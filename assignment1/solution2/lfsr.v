==> flow/design.v <==
`timescale 1ns / 1ps
`timescale 1ns / 1ps
module dflip(d,clk,reset,Q);
input d,clk,reset;
output reg Q;
always@(posedge clk)
    if(!reset)
        Q<=d;
    else
        Q<=0;
endmodule
module lfsr(start,seed1,clk,reset,out);
input [15:0]seed1;
input clk,reset,start;
output [15:0] out;
wire out1;
wire [0:14]qd;
parameter n=14;
reg [15:0]seed;
genvar i;
  generate
  for(i=0; i<=n; i=i+1)
     dflip D(.d(seed[i]),.clk(clk),.reset(reset),.Q(qd[i]));
  endgenerate
dflip D_last(.d(seed[15]),.clk(clk),.reset(reset),.Q(out1));
always@(posedge clk)
if(start)
begin
    seed[0]<=out1;
    seed[1]<=qd[0];
    seed[2]<=qd[1]^out1;
    seed[3]<=qd[2]^out1;
    seed[4]<=qd[3];
    seed[5]<=qd[4]^out1;
    seed[6]<=qd[5];
    seed[7]<=qd[6];
    seed[8]<=qd[7];
    seed[9]<=qd[8];
    seed[10]<=qd[9];
    seed[11]<=qd[10];
    seed[12]<=qd[11];
    seed[13]<=qd[12];
    seed[14]<=qd[13];
    seed[15]<=qd[14];
end
else
    seed[15:0]=seed1[15:0];
assign out={qd,out1};
endmodule
# == Step by step through the tools: lfsr ==
# The steps from the RTL of lfsr to its reports follow in flow order.
# Line numbers count from 1 in the design file above.
# Operators carry their Yosys type and port widths (W data, S select, Z words).
# Cell names lack the library's common part.
# The mark -- stands for no value.
# inputs
top_module,lfsr
clock_port,clk
lib,sky130hd
lib_corner,tt_025C_1v80

# == After elaboration ==
# Yosys after proc, flatten, opt, wreduce and memory -nomap, before mapping. Enables and synchronous resets that opt folds into registers are not counted as muxes. Memory bits, and registers merged into a memory's read port (data or address), are not among the register bits. Print and check cells are not counted. Equal cells are merged and count once.
# classes
mux,16
bitwise,3
# op_table
op,n
$mux W1,16
$xor A1 B1 Y1,3
# word_totals
register_bits,32
input_bits,19
elab_cells,36

# == Depth ==
# Yosys ltp: most cells in a row. Word level: on the elaborated netlist, between registers, memories and ports. Mapped: between sequential cells and ports; inverters and the memories' decode and read muxes count.
# depth
word_depth,2
ABC_AREA,0
ltp_mapped,4
mapped_depth_nobuf,2

# == Netlist ==
# Yosys stat after the flow's synthesis: flattened, memories mapped to cells. It holds for the ABC_AREA given above (unset counts as 0); a run with the other value may have another netlist.
# Totals and module areas in this step are rounded.
# synth_totals
mapped_cells,89
yosys_area_um2,1100
flip_flops,32
buf_cells,19
# types
cell,n,area_total_um2
dfxtp_1,32,640.614
buf_4,16,120.115
mux2_2,9,101.347
and2b_1,12,90.086
mux2_4,4,60.058
xnor2_1,3,26.275
nor2b_1,4,25.024
buf_12,1,20.019
a21oi_1,3,15.014
buf_6,1,11.261
nor2_1,3,11.261
clkbuf_1,1,3.754
# By module: a second synthesis without flattening, with its own total; a netlist apart from the flattened one above.
# hier_totals
cells_unflattened,73
hier_area_um2,1100
# Rows give one instance, submodules left out.
# modules
mod,instances,cells,mod_area_um2
lfsr,1,41,570
dflip,16,2,34

# == Path before layout ==
# OpenSTA on the mapped netlist: ideal clock, no wires. The path of least setup slack (recovery checks aside). Input and output delay are each 20% of the period. Register names are those of the netlist, which keeps one name where synthesis merged equal registers.
# synth_path
path_type,input -> register
from,in start
to,reg seed[0]
tclk_ps,1340
setup_ps,121
arrival_ps,801
required_time_ps,1219
path_slack_ps,418
path_delay_ps,654
stages,3
period_less_setup_slack_ps,922
# "path_delay_ps" is the arrival time less input delay plus setup time.
# "stages" counts driving pins, that of a launching flip-flop among them; a cell with two outputs on the path counts twice.
# "period_less_setup_slack_ps" = period - worst setup slack (recovery checks aside). The figure is calculated, with input and output delays left at 20% of the set period.
# Between the ends stands the longest chain of elaborated cells between them, by number of cells; it is not shown to be the way that was timed. Of several equally long chains one is given.
# Each line given opens the expression or statement behind the cell; cells for indexed reads and writes are added by Yosys, which also makes memories of some case tables.
# synth_via
cell_sequence,buf_6 buf_12 mux2_4
elab_chain_len,1
cone_cells,1
cone_lines,1
# synth_lines
item,line,text
from (decl),14,"input clk,reset,start;"
$mux W1,27,if(start)
to (assign),29,seed[0]<=out1;
to (assign),47,seed[15:0]=seed1[15:0];
to (decl),19,reg [15:0]seed;

# == Path in the finished layout ==
# From the final timing report of job 1: the path of least setup slack in the routed layout; clock arrival at registers is part of the times.
# The report prints the path's times to 10 ps; the period is as set.
# layout_path
path_type,register -> output
from,reg genblk1[1].D.Q
to,out out[14]
tclk_ps,1670
arrival_ps,970
required_time_ps,1340
path_slack_ps,370
stages,2
# layout_via
cell_sequence,dfxtp_1 dlygate4sd2_1
elab_chain_len,0
cone_cells,0
cone_lines,0
# layout_lines
item,line,text
from (decl),5,output reg Q;
from (assign),8,Q<=d;
from (assign),10,Q<=0;
to (decl),15,output [15:0] out;

# Settings and measured results of 2 stored flow runs for module lfsr (sky130hd), not sorted in any way. The constraints put input and output delay at 20% of the set period each and load the outputs with 0.01 pF.
# "power.total_uw" is the tool's figure for a default switching activity; nothing was simulated.
# The measured numbers are rounded.
# Among the settings, -- means not set for that run.
name,job 1,job 2
period_ns,1.67,0.833
CORE_UTILIZATION,35,45
SETUP_SLACK_MARGIN,0.25,0.02
PLACE_DENSITY_LB_ADDON,0.03,0.21
HOLD_SLACK_MARGIN,0.03,--
CORE_ASPECT_RATIO,1.08,--
CORE_MARGIN,7,8
CELL_PAD_IN_SITES_GLOBAL_PLACEMENT,2,--
CELL_PAD_IN_SITES_DETAIL_PLACEMENT,1,1
GPL_TIMING_DRIVEN,1,1
CAP_MARGIN,20,20
SLEW_MARGIN,10,10
ABC_AREA,--,0
MIN_ROUTING_LAYER,--,met2
dieArea_um2,5000,4400
synth_chip_area_um2,1100,1100
ws_setup_ps,370,-130
utilization_frac,0.47,0.66
post_route_stdcell_area_um2,1400,1600
power.total_uw,1500,3200
